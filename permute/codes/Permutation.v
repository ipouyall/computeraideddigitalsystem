==> flow/design.v <==
module CU (clk, rst, start, sel, ld, totalReady, ready, read);
    input clk,rst,start;
	output reg sel,ld,totalReady,ready,read;
	wire co;
	reg[2:0] ps,ns;
	parameter [2:0]Idle=0,Init=1,Load=2,Calc=3,Ready=4;
    reg[5:0]count;
    reg counter_rst, inc_counter;
	always@(ps,co,start)begin
		ns=Idle;
		case(ps)
			Idle: ns=(start)?Init:Idle;
			Init: ns=Load;
			Load: ns=Calc;
			Calc: ns=Ready;
			Ready: ns=(co)?Idle:Load;
		endcase
	end
	always@(ps,co,start)begin
		{sel,ld,totalReady,ready,read}=5'd0;
		case(ps)
			Idle:begin
				totalReady=1'b1;
			end
			Init:begin
				counter_rst=1'b1;
				sel=1'b0;
			end
			Load:begin
				ld=1'b1;
				read=1'b1;
			end
			Calc:begin
				sel=1'b1;
				ld=1'b1;
			end
			Ready:begin
				ready=1'b1;
				sel=1'b0;
			end
		endcase
	end
	always @(posedge clk , posedge rst) begin
		if(rst) begin
			ps <= Idle;
		end else begin
			ps <= ns;
		end
	end
    always @(posedge clk , posedge rst) begin
        if (rst) begin
            count<=6'b0;
        end
        else
            if(counter_rst) count<=6'b0;
            else if(inc_counter) count<=count+1;
    end
    assign co=&count;
endmodule
module Multiplexer25bit2to1 (a0, a1, sel, w);
    input [24:0]a0,a1;
    input sel;
    output [24:0]w;
	assign w = ~sel ? a0:a1;
endmodule
module Register (clk,rst,ld, PI, PO);
    input clk, rst, ld;
    input[24:0]PI;
    output reg[24:0]PO;
	always @(posedge clk , posedge rst) begin
		if(rst)
			PO <= 24'd0;
		else begin
			if(ld==1'b1) PO<=PI;
		end
	end
endmodule
module Mapper(in, out);
    input [24:0]in;
    output [24:0]out;
    parameter N = 5;
    genvar i;
    genvar j;
    generate
        for (i=0;i<N;i=i+1)begin
          for (j=0;j<N;j=j+1)begin
            assign out[(((j+2)%5))+(((((2*i)+(3*j))%5)+2)%5)*5]=in[((j+2)%5)*5+((i+2)%5)];
          end
        end
    endgenerate
endmodule
module DP(in, clk, rst, sel, load , out);
    input [24:0]in;
    input clk, rst, sel, load;
    output [24:0]out;
    wire[24:0]registerIn, maperOut, registerOut;
    Multiplexer25bit2to1 mux(.a0(in),.a1(maperOut),.sel(sel),.w(registerIn));
    Mapper mapper(.in(registerOut),.out(maperOut));
    Register register(.clk(clk),.rst(rst),.ld(load),.PI(registerIn),.PO(registerOut));
    assign out =registerOut;
endmodule
module Permutation (in, clk, rst, start, totalReady, ready, read, out);
    input [24:0]in;
    input clk,rst,start;
    output totalReady,ready,read;
    output [24:0]out;
    wire load,sel;
    CU cu(.clk(clk),.rst(rst),.start(start),.sel(sel),.ld(load),
            .totalReady(totalReady),.ready(ready),.read(read));
    DP dp(.in(in), .clk(clk), .rst(rst), .sel(sel), .load(load) , .out(out));
endmodule
==> From RTL to reports: Permutation <==
What the tools print for Permutation, step after step.
Lines are those of the file above, counted from 1.
Operators carry their Yosys type and port widths (W data, S select, Z words).
Cell names lack the library's common part.
{ "setup": {"top": "Permutation", "clock_port": "clk", "cell_library": "sky130hd", "lib_corner": "tt_025C_1v80"} }

==> Elaborated design <==
Yosys after proc, flatten, opt, wreduce and memory -nomap, before mapping. Memory bits, and registers merged into a memory's read port (data or address), are not among the register bits. Print and check cells are not counted. Equal cells are merged and count once.
{ "bits": {"reg_bits": 28, "elab_cells": 20, "input_bits": 28, "out_inout_bits": 28} }
{ "classes": {"muxes": 8, "reduce_and_logical": 4, "equal": 4, "n_logic": 1} }
{ "ops": {"columns": ["operator", "n"], "rows": [
  ["$mux W25", 1],
  ["$pmux W3 S4", 1],
  ["$eq A3 B2 Y1 const B", 2],
  ["$mux W1", 6],
  ["$reduce_or A2 Y1", 2],
  ["$eq A3 B1 Y1 const B", 1],
  ["$eq A3 B3 Y1 const B", 1],
  ["$logic_not A3 Y1", 1],
  ["$reduce_and A2 Y1", 1],
  ["$not A1 Y1", 1]
]} }

==> Logic depth <==
Longest topological path by Yosys (ltp), each cell counted once; first at word level (registers and memories cut), then after technology mapping (sequential cells cut; the memories' decode and read muxes count).
{ "depth": {"word_depth": 4, "ABC_AREA": 1, "ltp_mapped": 5, "depth_no_buf": 4} }

==> After synthesis <==
Source: synth_stat.txt of the flow (Yosys; design flattened, memories mapped). It holds for the ABC_AREA given above (unset counts as 0); a run with the other value may have another netlist.
{ "synth_totals": {"sequential_area_um2": 752.0, "synth_area_um2": 1333.8, "ff_cells": 30, "cells": 148, "buf_cells": 10} }
{ "types": {"columns": ["type", "n", "area_total_um2"], "rows": [
  ["dfrtp_1", 29, 725.696],
  ["nand3_1", 49, 245.235],
  ["nand2_1", 52, 195.187],
  ["buf_6", 5, 56.304],
  ["buf_4", 5, 37.536],
  ["dfstp_2", 1, 26.275],
  ["nor2_8", 1, 20.019],
  ["inv_1", 3, 11.261],
  ["inv_4", 1, 6.256],
  ["or2_2", 1, 6.256],
  ["nor2_1", 1, 3.754]
]} }

==> Path before layout <==
Path of least setup slack by OpenSTA after synthesis, without wires, with an ideal clock, recovery checks aside; 20% of the period is set as input and as output delay. Where synthesis merged equal registers, the netlist keeps one of their names.
{ "synth_timing": {"path_type": "flip-flop to flip-flop", "startpoint": "reg cu.ps", "endpoint": "reg dp.register.PO[6]", "path_slack_ns": 0.104, "delay_ns": 1.006, "required_ns": 0.986, "arrival_time_ns": 0.882, "setup_ns": 0.124, "period_ns": 1.11, "t_first_pin_ns": 0.000, "stages": 5, "n_path_buf": 2, "period_less_setup_slack_ns": 1.006} }
"delay_ns" is the arrival time less input delay plus setup time.
"stages" counts driving pins, that of a launching flip-flop among them; a cell with two outputs on the path counts twice.
"period_less_setup_slack_ns" is the clock period less the worst setup slack; recovery checks do not enter. This is arithmetic on one report: input and output delays are still those of the set period (20% each).
An end named without its bit number is one bit of that signal or, where synthesis recoded a state register, one of its new flip-flops.
{ "synth_between": {"path_cell_list": "dfrtp_1 -> buf_4 -> buf_4 -> nand3_1 -> nand3_1"} }
{ "synth_rtl": {"columns": ["element", "line_no", "source"], "rows": [
  ["start, declared", 5, "reg[2:0] ps,ns;"],
  ["start, assigned", 45, "ps <= Idle;"],
  ["start, assigned", 47, "ps <= ns;"],
  ["end, assigned", 72, "PO <= 24'd0;"],
  ["end, assigned", 74, "if(ld==1'b1) PO<=PI;"],
  ["end, declared", 69, "output reg[24:0]PO;"]
]} }
Chain of elaborated cells between the ends: none given.

==> Path in the finished layout <==
From the final timing report of run 1: the path of least setup slack in the routed layout; clock arrival at registers is part of the times.
{ "layout_timing": {"path_type": "flip-flop to output port", "startpoint": "reg cu.ps", "endpoint": "out totalReady", "arrival_time_ns": 1.18, "stages": 2, "n_path_buf": 1, "t_first_pin_ns": 0.33, "path_slack_ns": 0.04, "output_delay_ns": 0.30, "period_ns": 1.52, "required_ns": 1.22} }
An end named without its bit number is one bit of that signal or, where synthesis recoded a state register, one of its new flip-flops.
{ "layout_between": {"path_cell_list": "dfstp_2 -> dlygate4sd2_1"} }
{ "layout_rtl": {"columns": ["element", "line_no", "source"], "rows": [
  ["start, declared", 5, "reg[2:0] ps,ns;"],
  ["start, assigned", 45, "ps <= Idle;"],
  ["start, assigned", 47, "ps <= ns;"],
  ["end, declared", 105, "output totalReady,ready,read;"]
]} }
Chain of elaborated cells between the ends: none given.

Permutation through Yosys and OpenROAD on sky130hd: 2 stored runs, unordered, with their settings and measured results. The constraints put input and output delay at 20% of the set period each and load the outputs with 0.01 pF.
By "achieved clock period (ns)" is meant the clock period of the run minus its worst setup slack. This is arithmetic on one report: input and output delays are still those of the set period (20% each).
By "worst setup path time (ns)" is meant the share of the clock period that the worst setup path is allowed (20% is reserved at inputs, 20% at outputs), minus its slack. Clock arrival times at its registers enter into it.
By "finish__power__total" is meant OpenSTA's value without simulated activity: inputs other than the clock are taken to toggle once in ten clock periods, and the tool carries that through the logic.

settings of run 1
{
  "period_ns": 1.52,
  "CORE_UTILIZATION": 52,
  "SETUP_SLACK_MARGIN": -0.0,
  "PLACE_DENSITY": 0.37,
  "CORE_ASPECT_RATIO": 1.32,
  "CORE_MARGIN": 9,
  "CELL_PAD_IN_SITES_DETAIL_PLACEMENT": 0,
  "ABC_AREA": 1,
  "GPL_TIMING_DRIVEN": 1,
  "GPL_ROUTABILITY_DRIVEN": 0,
  "CTS_CLUSTER_SIZE": 77,
  "CTS_CLUSTER_DIAMETER": 204,
  "MIN_ROUTING_LAYER": "met2",
  "MAX_ROUTING_LAYER": "met5",
  "CAP_MARGIN": 20,
  "SLEW_MARGIN": 20
}
report of run 1
yosys chip area after synthesis (um^2): 1333.8
finish__design__die__area: 4729.6
finish__design__instance__area__stdcell: 1894.3
finish__design__instance__utilization: 0.7968
finish__timing__setup__ws: 0.035
finish__timing__setup__tns: 0.000
finish__timing__hold__ws: 0.274
finish__power__total: 2.123e-03
achieved clock period (ns): 1.485
worst setup path time (ns): 1.18
worst setup path kind: flip-flop to output port

settings of run 2
{
  "period_ns": 1.62,
  "CORE_UTILIZATION": 66,
  "SETUP_SLACK_MARGIN": 0.25,
  "PLACE_DENSITY": 0.86,
  "HOLD_SLACK_MARGIN": 0.28,
  "CORE_ASPECT_RATIO": 0.72,
  "CTS_CLUSTER_SIZE": 84,
  "CAP_MARGIN": 40,
  "SLEW_MARGIN": 5,
  "MIN_ROUTING_LAYER": "met2",
  "MAX_ROUTING_LAYER": "met5",
  "CORE_MARGIN": 2
}
report of run 2: did not finish, place, GPL-0301
